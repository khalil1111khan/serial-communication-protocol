==> flow/design.v <==
module uart_t(
    input wire clk,
    input wire rst,
    input wire rx,
    output wire [7:0] rx_data,
    output wire rx_ready,
    output wire tx,
    output reg [7:0] led_output
);
    wire tx_busy;
    reg tx_start_int;
    uart_tx tx_inst (
        .clk(clk),
        .rst(rst),
        .tx_start(tx_start_int),
        .tx_data(rx_data),
        .Tx(tx),
        .tx_busy(tx_busy)
    );
    uart_rx rx_inst (
        .clk(clk),
        .rst(rst),
        .rx(rx),
        .rx_data(rx_data),
        .rx_ready(rx_ready)
    );
    always @(posedge clk or posedge rst) begin
        if (rst) begin
            led_output <= 8'b0;
            tx_start_int <= 1'b0;
        end else begin
            if (rx_ready) begin
                led_output <= rx_data;
                if (!tx_busy) begin
                    tx_start_int <= 1'b1;
                end
            end else begin
                tx_start_int <= 1'b0;
            end
        end
    end
endmodule
module uart_rx(
    input wire clk,                  
    input wire rst,                
    input wire rx,                       
    output reg [7:0] rx_data,            
    output reg rx_ready                  
);
    parameter CLK_FREQ = 100000000;
    parameter BAUD_RATE = 9600; 
    localparam integer BAUD_TICK_COUNT = CLK_FREQ / BAUD_RATE;
    localparam IDLE   = 3'b000;
    localparam START  = 3'b001;
    localparam DATA   = 3'b010;
    localparam STOP   = 3'b011;
    reg [2:0] state;                  
    reg [3:0] bit_index;         
    reg [7:0] shift_reg;               
    reg [15:0] baud_counter;        
    always @(posedge clk or posedge rst) begin
        if (rst) begin
            state <= IDLE;
            rx_data <= 8'b0;
            bit_index <= 4'b0;
            rx_ready <= 1'b0;
            shift_reg <= 8'b0;
            baud_counter <= 16'd0;
        end else begin
            case (state)
                IDLE: begin
                    rx_ready <= 1'b0;         
                    baud_counter <= 16'd0;    
                    if (rx == 1'b0) begin     
                        state <= START;
                    end
                end
                START: begin
                    if (rx == 1'b0) begin  
                        state <= DATA;     
                        bit_index <= 4'b0;  
                        baud_counter <= 16'd0; 
                    end else begin
                        state <= IDLE;     
                    end
                end
                DATA: begin
                    if (baud_counter == BAUD_TICK_COUNT / 2) begin  
                        shift_reg <= {rx, shift_reg[7:1]};  
                    end    
                    if (baud_counter == BAUD_TICK_COUNT - 1) begin
                        baud_counter <= 0;
                        if (bit_index == 7) begin
                            state <= STOP;
                        end else begin
                            bit_index <= bit_index + 1;
                        end
                    end else begin
                        baud_counter <= baud_counter + 1;
                    end
                end
                STOP: begin
                    if (baud_counter == BAUD_TICK_COUNT - 1) begin
                        baud_counter <= 16'd0;
                        if (rx == 1'b1) begin 
                            rx_data <= shift_reg; 
                            rx_ready <= 1'b1;   
                        end
                        state <= IDLE;         
                    end else begin
                        baud_counter <= baud_counter + 1;
                    end
                end
                default: state <= IDLE;
            endcase
        end
    end
endmodule
module uart_tx(
    input clk,
    input rst,
    input tx_start,
    input [7:0] tx_data,
    output reg Tx,
    output reg tx_busy    
);
    parameter clk_frq = 100000000;     
    parameter baud_rate = 9600;   
    parameter baud_tik = clk_frq / baud_rate;
    localparam IDLE  = 3'b000;
    localparam START = 3'b001;
    localparam DATA  = 3'b010;
    localparam STOP  = 3'b011;
    reg [2:0] state;              
    reg [15:0] baud_count;       
    reg [3:0] bit_index;          
    reg [7:0] shift_reg;       
    always @(posedge clk or posedge rst) begin
        if (rst) begin
            state <= IDLE;
            baud_count <= 16'b0;
            bit_index <= 4'b0;
            shift_reg <= 8'b0;
            Tx <= 1'b1;         
            tx_busy <= 1'b0;
        end else begin
            case (state)
                IDLE: begin
                    Tx <= 1'b1;      
                    tx_busy <= 1'b0;
                    if (tx_start) begin
                        shift_reg <= tx_data;    
                        baud_count <= 16'b0;     
                        bit_index <= 4'b0;
                        tx_busy <= 1'b1;
                        state <= START;         
                    end
                end
                START: begin
                    Tx <= 1'b0;      
                    if (baud_count < baud_tik - 1) begin
                        baud_count <= baud_count + 1;
                    end else begin
                        baud_count <= 0;
                        state <= DATA;          
                    end
                end
                DATA: begin
                    Tx <= shift_reg[0];          
                    if (baud_count < baud_tik - 1) begin
                        baud_count <= baud_count + 1;
                    end else begin
                        baud_count <= 0;
                        shift_reg <= shift_reg >> 1;   
                        bit_index <= bit_index + 1;
                        if (bit_index == 7) begin
                            state <= STOP;        
                        end
                    end
                end
                STOP: begin
                    Tx <= 1'b1;                  
                    if (baud_count < baud_tik - 1) begin
                        baud_count <= baud_count + 1;
                    end else begin
                        baud_count <= 0;
                        state <= IDLE;           
                        tx_busy <= 1'b0;         
                    end
                end
                default: state <= IDLE;
            endcase
        end
    end
endmodule
**From RTL to reports: uart_t**

Tool output for the design above, in the order of the flow.
Line numbers count from 1 in the design file above.
Cell names lack the library's common part.
A cell with - has no value.

- Top module: uart_t
- Clock input: clk
- Library: sky130hd
- Corner: tt_025C_1v80

**After elaboration**

Yosys after proc, flatten, opt, wreduce and memory -nomap, before mapping. Memory bits, and registers merged into a memory's read port (data or address), are not among the register bits. Print and check cells are not counted.

- $lt $le $gt $ge: 1
- Mux-type cells: 37
- Reduce/logical cells: 22
- Multiply operators: 0
- Add/sub/neg operators: 4
- Divide/modulo/power cells: 0
- Bitwise gates (word level): 0
- Shifts and indexed selects: 0
- Equal/unequal tests: 23

Operators by type and width:

| cell | number |
|---|---|
| two-way mux 16 bit | 4 |
| parallel mux 16 bit (select 3 bit) | 1 |
| adder 16 x 1 -> 16 bit with constant B | 2 |
| parallel mux 16 bit (select 2 bit) | 1 |
| two-way mux 3 bit | 9 |
| parallel mux 3 bit (select 4 bit) | 2 |
| two-way mux 4 bit | 5 |
| inequality test 2 bit with constant B | 9 |
| == test 16 x 13 -> 1 bit with constant B | 1 |
| < comparator 16 x 14 -> 1 bit with constant B | 1 |
| == test 16 x 14 -> 1 bit with constant B | 1 |
| parallel mux 8 bit (select 2 bit) | 1 |
| parallel mux 4 bit (select 2 bit) | 2 |
| two-way mux 8 bit | 2 |
| == test 3 x 2 -> 1 bit with constant B | 4 |
| AND reduction 3 bit | 3 |
| inequality test 2 x 1 -> 1 bit with constant B | 4 |
| AND reduction 2 bit | 4 |
| nonzero test 2 bit | 4 |
| adder 4 x 1 -> 4 bit with constant B | 2 |
| == test 4 x 3 -> 1 bit with constant B | 2 |
| AND reduction 4 bit | 2 |
| nonzero test 4 bit | 2 |
| == test 3 x 1 -> 1 bit with constant B | 2 |
| logical NOT 3 bit | 2 |
| two-way mux 1 bit | 6 |
| AND reduction 5 bit | 1 |
| OR reduction 2 bit | 2 |

Other operator kinds: 5; their cells: 6.

- Word-level cells: 101
- Output and inout port bits: 18
- Bits in latches: 0
- Input port bits: 3
- Memory cells: 0
- Register bits: 82
- Word width x clocked read ports: 0
- Bits in read-only memories: 0
- RAM bits: 0

**Longest topological paths**

Depth = most cells in a row (Yosys ltp): at word level without a register or memory, in the mapped netlist without a sequential cell, where the memories' decode and read muxes count.

- Depth after elaboration: 4
- ABC_AREA: 0
- Gate-level depth with buffers: 8
- Depth with buffers taken out: 6

**Synthesis result**

Yosys stat after the flow's synthesis: flattened, memories mapped to cells. It holds for the ABC_AREA given above (unset counts as 0); a run with the other value may have another netlist.
The area totals of this step are shown rounded.

- Area of sequential cells: 2110 um2
- Buffer cells: 12
- Flip-flop cells: 84
- Cell count: 393
- Synthesis area: 4070 um2

Cells by type:

| cell | number | total area (um2) |
|---|---|---|
| dfrtp_1 | 81 | 2.03E+03 |
| mux2_2 | 25 | 281.52 |
| nor2_1 | 42 | 157.651 |
| nand2_1 | 41 | 153.898 |
| nand3_1 | 25 | 125.12 |
| xor2_1 | 13 | 113.859 |
| a22o_1 | 12 | 105.101 |
| o22ai_1 | 15 | 93.84 |
| o21ai_0 | 18 | 90.086 |
| a21oi_1 | 16 | 80.077 |
| dfstp_2 | 3 | 78.826 |
| ha_1 | 5 | 62.56 |
| nand4_1 | 9 | 56.304 |
| a21o_1 | 5 | 37.536 |
| and3_1 | 6 | 37.536 |
| inv_1 | 10 | 37.536 |
| nor3_1 | 7 | 35.034 |
| nor4_1 | 5 | 31.28 |

Other cell types: 38; their cells: 55.
By module: a second synthesis without flattening, with its own total; a netlist apart from the flattened one above.

- Cells (unflattened synthesis): 397
- Area total of the unflattened synthesis: 4170 um2

Each row is one instance without its submodules.

By module:

| module | instances | cells | area (um2) | seq. area (um2) |
|---|---|---|---|---|
| uart_rx | 1 | 187 | 1980 | 1030 |
| uart_tx | 1 | 189 | 1810 | 853 |
| uart_t | 1 | 21 | 372 | 225 |

**Timing after synthesis**

Source: OpenSTA report_checks on the synthesized netlist (no wires, ideal clock, input and output delay 20% of the period each), path of least setup slack; recovery checks are left aside. Register names are those of the netlist, which keeps one name where synthesis merged equal registers.

- Kind: flip-flop to flip-flop
- Start: register tx_inst.baud_count[0]
- End: register tx_inst.baud_count[11]
- Slack: 0.463 ns
- Period: 2.34 ns
- Time at the first pin: 0.000 ns
- Arrival: 1.773 ns
- Stages: 7
- Delay of the path: 1.877 ns
- Period reached after synthesis: 1.877 ns

"delay of the path" is the arrival time less input delay plus setup time.
"stages": output pins that drive a net of the path, with the launching flip-flop's if there is one; two outputs of one cell count as two.
"period reached after synthesis" = period - worst setup slack (recovery checks aside). The figure is calculated, with input and output delays left at 20% of the set period.
The rows between start and end are the longest chain of elaborated cells between them; the timing report does not say that the signal goes this way. Where chains are equally long, one stands for them.
A line is the first line of the expression or statement that the cell stems from. Yosys adds cells for indexed reads and writes and turns some case tables into memories.
At most two assigning lines are given for a register; there are more.

- Cell sequence: dfrtp_1 -> ha_1 -> a311oi_2 -> o2111ai_1 -> a21boi_2 -> nand2_2 -> o311ai_1
- Cells in the longest elaborated chain: 3

Ends and longest elaborated chain, after synthesis:

| item | RTL line | RTL |
|---|---|---|
| start, declared | 135 | `reg [15:0] baud_count;` |
| start, assigned | 162 | `baud_count <= baud_count + 1;` |
| start, assigned | 171 | `baud_count <= baud_count + 1;` |
| adder 16 x 1 -> 16 bit | 184 | `baud_count <= baud_count + 1;` |
| two-way mux 16 bit | 183 | `if (baud_count < baud_tik - 1) begin` |
| parallel mux 16 bit (select 2 bit) | 147 | `case (state)` |
| end, assigned | 162 |  |
| end, assigned | 171 |  |
| end, declared | 135 |  |

**Path in the finished layout**

From the final timing report of entry A: the path of least setup slack in the routed layout; clock arrival at registers is part of the times.

- Kind: flip-flop to flip-flop
- Start: register tx_inst.baud_count[0]
- End: register tx_inst.bit_index[2]
- Arrival: 2.17 ns
- Stages: 8
- Time at the first pin: 0.36 ns
- Period: 2.13 ns
- Slack: 0.20 ns

The rows between start and end are the longest chain of elaborated cells between them; the timing report does not say that the signal goes this way. Where chains are equally long, one stands for them.
At most two assigning lines are given for a register; there are more.

- Cell sequence: dfrtp_1 -> ha_2 -> a311oi_2 -> buf_4 -> o2111a_2 -> nor2_4 -> a21oi_1 -> a211o_1
- Cells in the longest elaborated chain: 3

Ends and longest elaborated chain, post-layout:

| item | RTL line | RTL |
|---|---|---|
| start, declared | 135 | `reg [15:0] baud_count;` |
| start, assigned | 162 | `baud_count <= baud_count + 1;` |
| start, assigned | 171 | `baud_count <= baud_count + 1;` |
| < comparator 16 x 14 -> 1 bit | 170 | `if (baud_count < baud_tik - 1) begin` |
| two-way mux 4 bit | 170 |  |
| parallel mux 4 bit (select 2 bit) | 147 | `case (state)` |
| end, assigned | 142 | `bit_index <= 4'b0;` |
| end, assigned | 175 | `bit_index <= bit_index + 1;` |
| end, declared | 136 | `reg [3:0] bit_index;` |

Settings and measured results of 2 stored flow runs for module uart_t (sky130hd), not sorted in any way. The constraints put input and output delay at 20% of the set period each and load the outputs with 0.01 pF.
"achieved period" = clock period - worst setup slack. The figure is calculated, with input and output delays left at 20% of the set period.
"worst path time" = time allowed to the worst setup path (clock period - input delay - output delay, where it has them) - its slack; a late launch clock adds to it, a late capture clock takes from it.
"total power after layout" is the tool's figure for a default switching activity; nothing was simulated.
The measured numbers are rounded.

### Entry A

==> flow/run.sh <==
#!/bin/bash
# the make line also repeats the synthesis and layout settings of config.mk as NAME=value (left out here)
make -C /OpenROAD-flow-scripts/flow DESIGN_CONFIG=/design/flow/config.mk WORK_HOME=/design/flow/orfs CLKGATE_MAP_FILE= finish
==> flow/config.mk <==
export PLATFORM = sky130hd
export DESIGN_NAME = uart_t
export DESIGN_NICKNAME = uart_t
export VERILOG_FILES = /design/flow/design.v
export SDC_FILE = /design/flow/constraint.sdc
export NUM_CORES = 4
export LEC_CHECK = 0
export CAP_MARGIN = 20
export CORE_MARGIN = 2
export CORE_UTILIZATION = 40
export SETUP_SLACK_MARGIN = 0.21
export SLEW_MARGIN = 20
==> flow/constraint.sdc <==
create_clock -name core_clock -period 2.13 [get_ports {clk}]
set_input_delay 0.4260 -clock core_clock [delete_from_list [all_inputs] [get_ports {clk}]]
set_output_delay 0.4260 -clock core_clock [all_outputs]
set_load 0.01 [all_outputs]

Results of entry A:
- Total power after layout: 3110 uW
- Final design utilization: 0.504
- Sum of negative setup slack: 0.000 ns
- Worst path time: 1.93 ns
- Kind of the worst setup path: flip-flop to flip-flop
- Area of the synthesized netlist: 4070 um2
- Worst slack on setup checks: 0.199 ns
- Total die area: 11000 um2
- Standard-cell area after routing: 4940 um2
- Achieved period: 1.931 ns

### Entry B

==> flow/run.sh <==
#!/bin/bash
# the make line also repeats the synthesis and layout settings of config.mk as NAME=value (left out here)
make -C /OpenROAD-flow-scripts/flow DESIGN_CONFIG=/design/flow/config.mk WORK_HOME=/design/flow/orfs CLKGATE_MAP_FILE= finish
==> flow/config.mk <==
export PLATFORM = sky130hd
export DESIGN_NAME = uart_t
export DESIGN_NICKNAME = uart_t
export VERILOG_FILES = /design/flow/design.v
export SDC_FILE = /design/flow/constraint.sdc
export NUM_CORES = 4
export LEC_CHECK = 0
export CAP_MARGIN = 20
export CELL_PAD_IN_SITES_DETAIL_PLACEMENT = 2
export CORE_MARGIN = 2
export CORE_UTILIZATION = 60
export CTS_CLUSTER_SIZE = 90
export GPL_TIMING_DRIVEN = 1
export HOLD_SLACK_MARGIN = 0.09
export MAX_ROUTING_LAYER = met4
export PLACE_DENSITY_LB_ADDON = 0.06
export SETUP_SLACK_MARGIN = 0.19
export SLEW_MARGIN = 20
==> flow/constraint.sdc <==
create_clock -name core_clock -period 2.11 [get_ports {clk}]
set_input_delay 0.4220 -clock core_clock [delete_from_list [all_inputs] [get_ports {clk}]]
set_output_delay 0.4220 -clock core_clock [all_outputs]
set_load 0.01 [all_outputs]

Outcome of entry B: incomplete, placement halted on DPL-0033
